==> flow/design.v <==
`timescale 1ns / 1ps
module pulser(
    input clk,
    input rst_n,
    output pulsed
    );
    parameter START = 8'b1;
    parameter DWELL_TIME = 10'd10;
    reg [7:0] duty_cycle = START;
    wire flip_duty_cycle;
    reg direction;
    wire next_direction;
    reg [10:0] incrementer = 0;
    wire go_to_next_duty_cycle;
    wire rollover;
    pwm pwm(
        .clk(clk),
        .rst_n(rst_n),
        .duty_cycle(duty_cycle),
        .sig_out(pulsed),
        .rollover(rollover)
    );
    assign go_to_next_duty_cycle = incrementer == DWELL_TIME;
    always @(posedge(clk), negedge(rst_n)) begin
        if (!rst_n) begin
            incrementer <= 0;
        end else begin
            if (go_to_next_duty_cycle == 1)
                incrementer <= 10'b0;
            else
                incrementer <= incrementer + rollover;
        end
    end
    assign flip_direction = duty_cycle == 8'h0 || duty_cycle == 8'hff;
    assign next_direction = go_to_next_duty_cycle ? direction ^ flip_direction : direction;
    always @(posedge(clk), negedge(rst_n)) begin
        if (!rst_n) begin
            direction  <= 1;
            duty_cycle <= START;
        end else begin
            direction <= next_direction;
            if (go_to_next_duty_cycle == 1) begin
                duty_cycle <= duty_cycle + (next_direction == 1 ? 8'h1 : 8'hff);
            end else begin
                duty_cycle <= duty_cycle;
            end
        end
    end
endmodule
`timescale 1ns / 1ps
module pwm(
    input clk,
    input rst_n,
    input [7:0] duty_cycle,
    output sig_out,
    output rollover
    );
    reg [7:0] count = 0;
    assign sig_out = duty_cycle > count;
    assign rollover = count == 8'hff;
    always @ (posedge(clk)) begin
        if (~rst_n)
            count <= 0;
        else if (count==255)
            count <= 0;
        else
            count <= count + 1;
    end
endmodule
# --- Tool chain data of pulser ---
# Tool output for the design above, in the order of the flow.
# Line numbers count from 1 in the design file above.
design:
  design: "pulser"
  clk_port: "clk"
  lib: "sky130hd"
  corner: "tt_025C_1v80"

# --- Elaborated design ---
# Counts by Yosys on the flattened word-level netlist (proc, flatten, opt, wreduce; memories kept). Register bits leave out memories and registers merged into their read ports (data or address); mux counts leave out enables and synchronous resets folded into registers. Print and check cells are left out. Cells with the same type and inputs are merged into one.
bits:
  ff_bits: 28
  input_bits: 2
  out_inout_bits: 1
op_classes:
  add_sub_neg: 3
  n_cmp: 1
  n_eq: 3
  muxes: 3
  logic: 2
  n_reduce_logical: 3
op_table:
  columns: ["cell", "count"]
  rows:
  - ["equality test 8 bit with constant B", 2]
  - ["adder 11 x 1 -> 11 bit", 1]
  - ["equality test 11 x 4 -> 1 bit with constant B", 1]
  - ["2-to-1 mux 11 bit", 1]
  - ["adder 8 x 1 -> 8 bit with constant B", 1]
  - ["adder 8 bit", 1]
  - ["greater-than comparator 8 bit", 1]
  - ["logical NOT 8 bit", 1]
  - ["2-to-1 mux 8 bit", 1]
  - ["OR reduction 2 bit", 1]
  - ["XOR 1 bit", 1]
  - ["logical OR 1 bit", 1]
  - ["NOT 1 bit", 1]
  - ["2-to-1 mux 1 bit", 1]

# --- Logic depth ---
# Longest topological path by Yosys (ltp), each cell counted once; first at word level (registers and memories cut), then after technology mapping (sequential cells cut; the memories' decode and read muxes count).
depth:
  word_depth: 6
  ABC_AREA: 0
  depth_mapped: 11
  ltp_nobuf: 10

# --- Synthesis result ---
# Source: synth_stat.txt of the flow (Yosys; design flattened, memories mapped). It holds for the ABC_AREA given above (unset counts as 0); a run with the other value may have another netlist.
types:
  columns: ["cell_type", "count", "type_area_um2"]
  rows:
  - ["sky130_fd_sc_hd__dfrtp_1", 18, 450.432]
  - ["sky130_fd_sc_hd__dfxtp_1", 8, 160.154]
  - ["sky130_fd_sc_hd__ha_1", 12, 150.144]
  - ["sky130_fd_sc_hd__xnor2_1", 16, 140.134]
  - ["sky130_fd_sc_hd__nand3_1", 14, 70.067]
  - ["sky130_fd_sc_hd__xor2_1", 7, 61.309]
  - ["sky130_fd_sc_hd__dfstp_2", 2, 52.55]
  - ["sky130_fd_sc_hd__a21oi_1", 9, 45.043]
  - ["sky130_fd_sc_hd__nand2_1", 10, 37.536]
  - ["sky130_fd_sc_hd__nor2_1", 8, 30.029]
  - ["sky130_fd_sc_hd__nor3_1", 6, 30.029]
  - ["sky130_fd_sc_hd__and2_1", 4, 25.024]
  - ["sky130_fd_sc_hd__and3_1", 4, 25.024]
  - ["sky130_fd_sc_hd__inv_1", 6, 22.522]
  - ["sky130_fd_sc_hd__mux2_1", 2, 22.522]
  - ["sky130_fd_sc_hd__o21a_1", 3, 22.522]
  - ["sky130_fd_sc_hd__nor4_1", 3, 18.768]
  - ["sky130_fd_sc_hd__nor4b_1", 2, 17.517]
# Other cell types: 20; their cells: 30.
mapped:
  cell_count: 164
  area_um2: 1581.5
  seqArea_um2: 663.1
  ffs: 28
# The figures by module come from a second, unflattened synthesis with its own total; it is not the netlist above.
hier_totals:
  cells_unflattened: 166
  area_unflattened_um2: 1621.6
# Each row is one instance without its submodules.
by_module:
  columns: ["mod", "n_inst", "n_cells", "mod_area_um2"]
  rows:
  - ["pulser", 1, 105, 1072.3]
  - ["pwm", 1, 61, 549.3]

# --- Worst setup path after synthesis ---
# Source: OpenSTA report_checks on the synthesized netlist (no wires, ideal clock, input and output delay 20% of the period each), path of least setup slack; recovery checks are left aside. Register names are those of the netlist, which keeps one name where synthesis merged equal registers.
synth_path:
  path_kind: "register to register"
  start: "reg duty_cycle[0]"
  end: "reg duty_cycle[6]"
  tclk_ns: 2.95
  setup_ns: 0.079
  arrival_time_ns: 2.618
  path_slack_ns: 0.252
  path_delay_ns: 2.697
  stages: 11
  path_buffers: 0
  synth_period_reached_ns: 2.698
# "path_delay_ns" = arrival - input delay + setup time.
# "stages" counts driving pins, that of a launching flip-flop among them; a cell with two outputs on the path counts twice.
# "synth_period_reached_ns" is the clock period less the worst setup slack; recovery checks do not enter. This is arithmetic on one report: input and output delays are still those of the set period (20% each).
# Between the ends stands the longest chain of elaborated cells between them, by number of cells; it is not shown to be the way that was timed. Of several equally long chains one is given.
# A line is the first line of the expression or statement that the cell stems from. Yosys adds cells for indexed reads and writes and turns some case tables into memories.
# A register here has more assigning lines than the two given.
synth_between:
  path_cell_list: "sky130_fd_sc_hd__dfstp_2 -> sky130_fd_sc_hd__nand3_1 -> sky130_fd_sc_hd__or3_4 -> sky130_fd_sc_hd__a21oi_1 -> sky130_fd_sc_hd__xor2_1 -> sky130_fd_sc_hd__xnor2_1 -> sky130_fd_sc_hd__ha_1 -> sky130_fd_sc_hd__nand2_1 -> sky130_fd_sc_hd__or4_1 -> sky130_fd_sc_hd__a21oi_1 -> sky130_fd_sc_hd__xor2_1"
  elab_chain_len: 6
  cells_between: 7
  cone_lines: 3
  cone_classes: "add/sub: 1; eq/ne: 1; mux: 2; logic: 1; reduce/logical: 2"
synth_lines:
  columns: ["item", "line", "text"]
  rows:
  - ["from (decl)", 9, "reg [7:0] duty_cycle = START;"]
  - ["from (assign)", 43, "duty_cycle <= duty_cycle + (next_direction == 1 ? 8'h1 : 8'hff);"]
  - ["from (assign)", 45, "duty_cycle <= duty_cycle;"]
  - ["logical NOT 8 bit", 34, "assign flip_direction = duty_cycle == 8'h0 || duty_cycle == 8'hff;"]
  - ["logical OR 1 bit", 34, null]
  - ["XOR 1 bit", 35, "assign next_direction = go_to_next_duty_cycle ? direction ^ flip_direction : direction;"]
  - ["2-to-1 mux 1 bit", 35, null]
  - ["2-to-1 mux 8 bit", 43, null]
  - ["adder 8 bit", 43, null]
  - ["to (assign)", 43, null]
  - ["to (assign)", 45, null]
  - ["to (decl)", 9, null]
# Nets of the timed path that keep an RTL name, with a line that drives or declares them; the list need not be complete.
synth_named_nets:
  columns: ["signal", "line"]
  rows:
  - ["next_direction", 35]

# --- Worst path after layout ---
# Path of least setup slack in the final report of entry A (OpenROAD, finished layout, wires in). Where an end is a register, its clock arrival counts in the times.
layout_path:
  path_kind: "register to register"
  start: "reg duty_cycle[2]"
  end: "reg duty_cycle[6]"
  tclk_ns: 1.64
  setup_ns: 0.07
  arrival_time_ns: 2.76
  path_slack_ns: -0.92
  stages: 12
  path_buffers: 1
# Between the ends stands the longest chain of elaborated cells between them, by number of cells; it is not shown to be the way that was timed. Of several equally long chains one is given.
# A register here has more assigning lines than the two given.
layout_between:
  path_cell_list: "sky130_fd_sc_hd__dfrtp_1 -> sky130_fd_sc_hd__buf_4 -> sky130_fd_sc_hd__nor3_2 -> sky130_fd_sc_hd__nand3b_1 -> sky130_fd_sc_hd__a21oi_4 -> sky130_fd_sc_hd__xor2_2 -> sky130_fd_sc_hd__xnor2_1 -> sky130_fd_sc_hd__ha_2 -> sky130_fd_sc_hd__nand2_1 -> sky130_fd_sc_hd__or4_4 -> sky130_fd_sc_hd__a21oi_2 -> sky130_fd_sc_hd__xor2_1"
  elab_chain_len: 6
  cells_between: 7
  cone_lines: 3
  cone_classes: "add/sub: 1; eq/ne: 1; mux: 2; logic: 1; reduce/logical: 2"
layout_lines:
  columns: ["item", "line", "text"]
  rows:
  - ["from (decl)", 9, "reg [7:0] duty_cycle = START;"]
  - ["from (assign)", 43, "duty_cycle <= duty_cycle + (next_direction == 1 ? 8'h1 : 8'hff);"]
  - ["from (assign)", 45, "duty_cycle <= duty_cycle;"]
  - ["logical NOT 8 bit", 34, "assign flip_direction = duty_cycle == 8'h0 || duty_cycle == 8'hff;"]
  - ["logical OR 1 bit", 34, null]
  - ["XOR 1 bit", 35, "assign next_direction = go_to_next_duty_cycle ? direction ^ flip_direction : direction;"]
  - ["2-to-1 mux 1 bit", 35, null]
  - ["2-to-1 mux 8 bit", 43, null]
  - ["adder 8 bit", 43, null]
  - ["to (assign)", 43, null]
  - ["to (assign)", 45, null]
  - ["to (decl)", 9, null]
# Nets of the timed path that keep an RTL name, with a line that drives or declares them; the list need not be complete.
layout_named_nets:
  columns: ["signal", "line"]
  rows:
  - ["next_direction", 35]

==> results <==
Record of 2 stored runs of the RTL-to-layout flow on pulser, platform sky130hd. The runs are unordered. Constraints: input delay and output delay 20% of the set period each, output load 0.01 pF.
By "power_mw" is meant OpenSTA's value without simulated activity: inputs other than the clock are taken to toggle once in ten clock periods, and the tool carries that through the logic.

--- entry A ---
==> flow/run.sh <==
#!/bin/bash
# the make line also repeats the synthesis and layout settings of config.mk as NAME=value (left out here)
make -C /OpenROAD-flow-scripts/flow DESIGN_CONFIG=/design/flow/config.mk WORK_HOME=/design/flow/orfs CLKGATE_MAP_FILE= finish
==> flow/config.mk <==
export PLATFORM = sky130hd
export DESIGN_NAME = pulser
export DESIGN_NICKNAME = pulser
export VERILOG_FILES = /design/flow/design.v
export SDC_FILE = /design/flow/constraint.sdc
export NUM_CORES = 4
export LEC_CHECK = 0
export CAP_MARGIN = 20
export CORE_MARGIN = 2
export CORE_UTILIZATION = 40
export SLEW_MARGIN = 20
==> flow/constraint.sdc <==
create_clock -name core_clock -period 1.64 [get_ports {clk}]
set_input_delay 0.3280 -clock core_clock [delete_from_list [all_inputs] [get_ports {clk}]]
set_output_delay 0.3280 -clock core_clock [all_outputs]
set_load 0.01 [all_outputs]

==> results, as YAML <==
results:
  yosys_chip_area_um2: 1581.5
  final_die_area_um2: 4472.9
  finish.stdcell_area_um2: 2483.6
  ws_setup_ns: -0.920
  power_mw: 1.169

--- entry B ---
==> flow/run.sh <==
#!/bin/bash
# the make line also repeats the synthesis and layout settings of config.mk as NAME=value (left out here)
make -C /OpenROAD-flow-scripts/flow DESIGN_CONFIG=/design/flow/config.mk WORK_HOME=/design/flow/orfs CLKGATE_MAP_FILE= finish
==> flow/config.mk <==
export PLATFORM = sky130hd
export DESIGN_NAME = pulser
export DESIGN_NICKNAME = pulser
export VERILOG_FILES = /design/flow/design.v
export SDC_FILE = /design/flow/constraint.sdc
export NUM_CORES = 4
export LEC_CHECK = 0
export CAP_MARGIN = 5
export CELL_PAD_IN_SITES_DETAIL_PLACEMENT = 2
export CELL_PAD_IN_SITES_GLOBAL_PLACEMENT = 0
export CORE_MARGIN = 6
export CORE_UTILIZATION = 45
export CTS_CLUSTER_SIZE = 81
export PLACE_DENSITY = 0.4
export SETUP_SLACK_MARGIN = 0.41
export SLEW_MARGIN = 20
==> flow/constraint.sdc <==
create_clock -name core_clock -period 2.77 [get_ports {clk}]
set_input_delay 0.5540 -clock core_clock [delete_from_list [all_inputs] [get_ports {clk}]]
set_output_delay 0.5540 -clock core_clock [all_outputs]
set_load 0.01 [all_outputs]

==> results, as YAML <==
outcome: "no final report: clock tree synthesis broke off with DPL-0033"
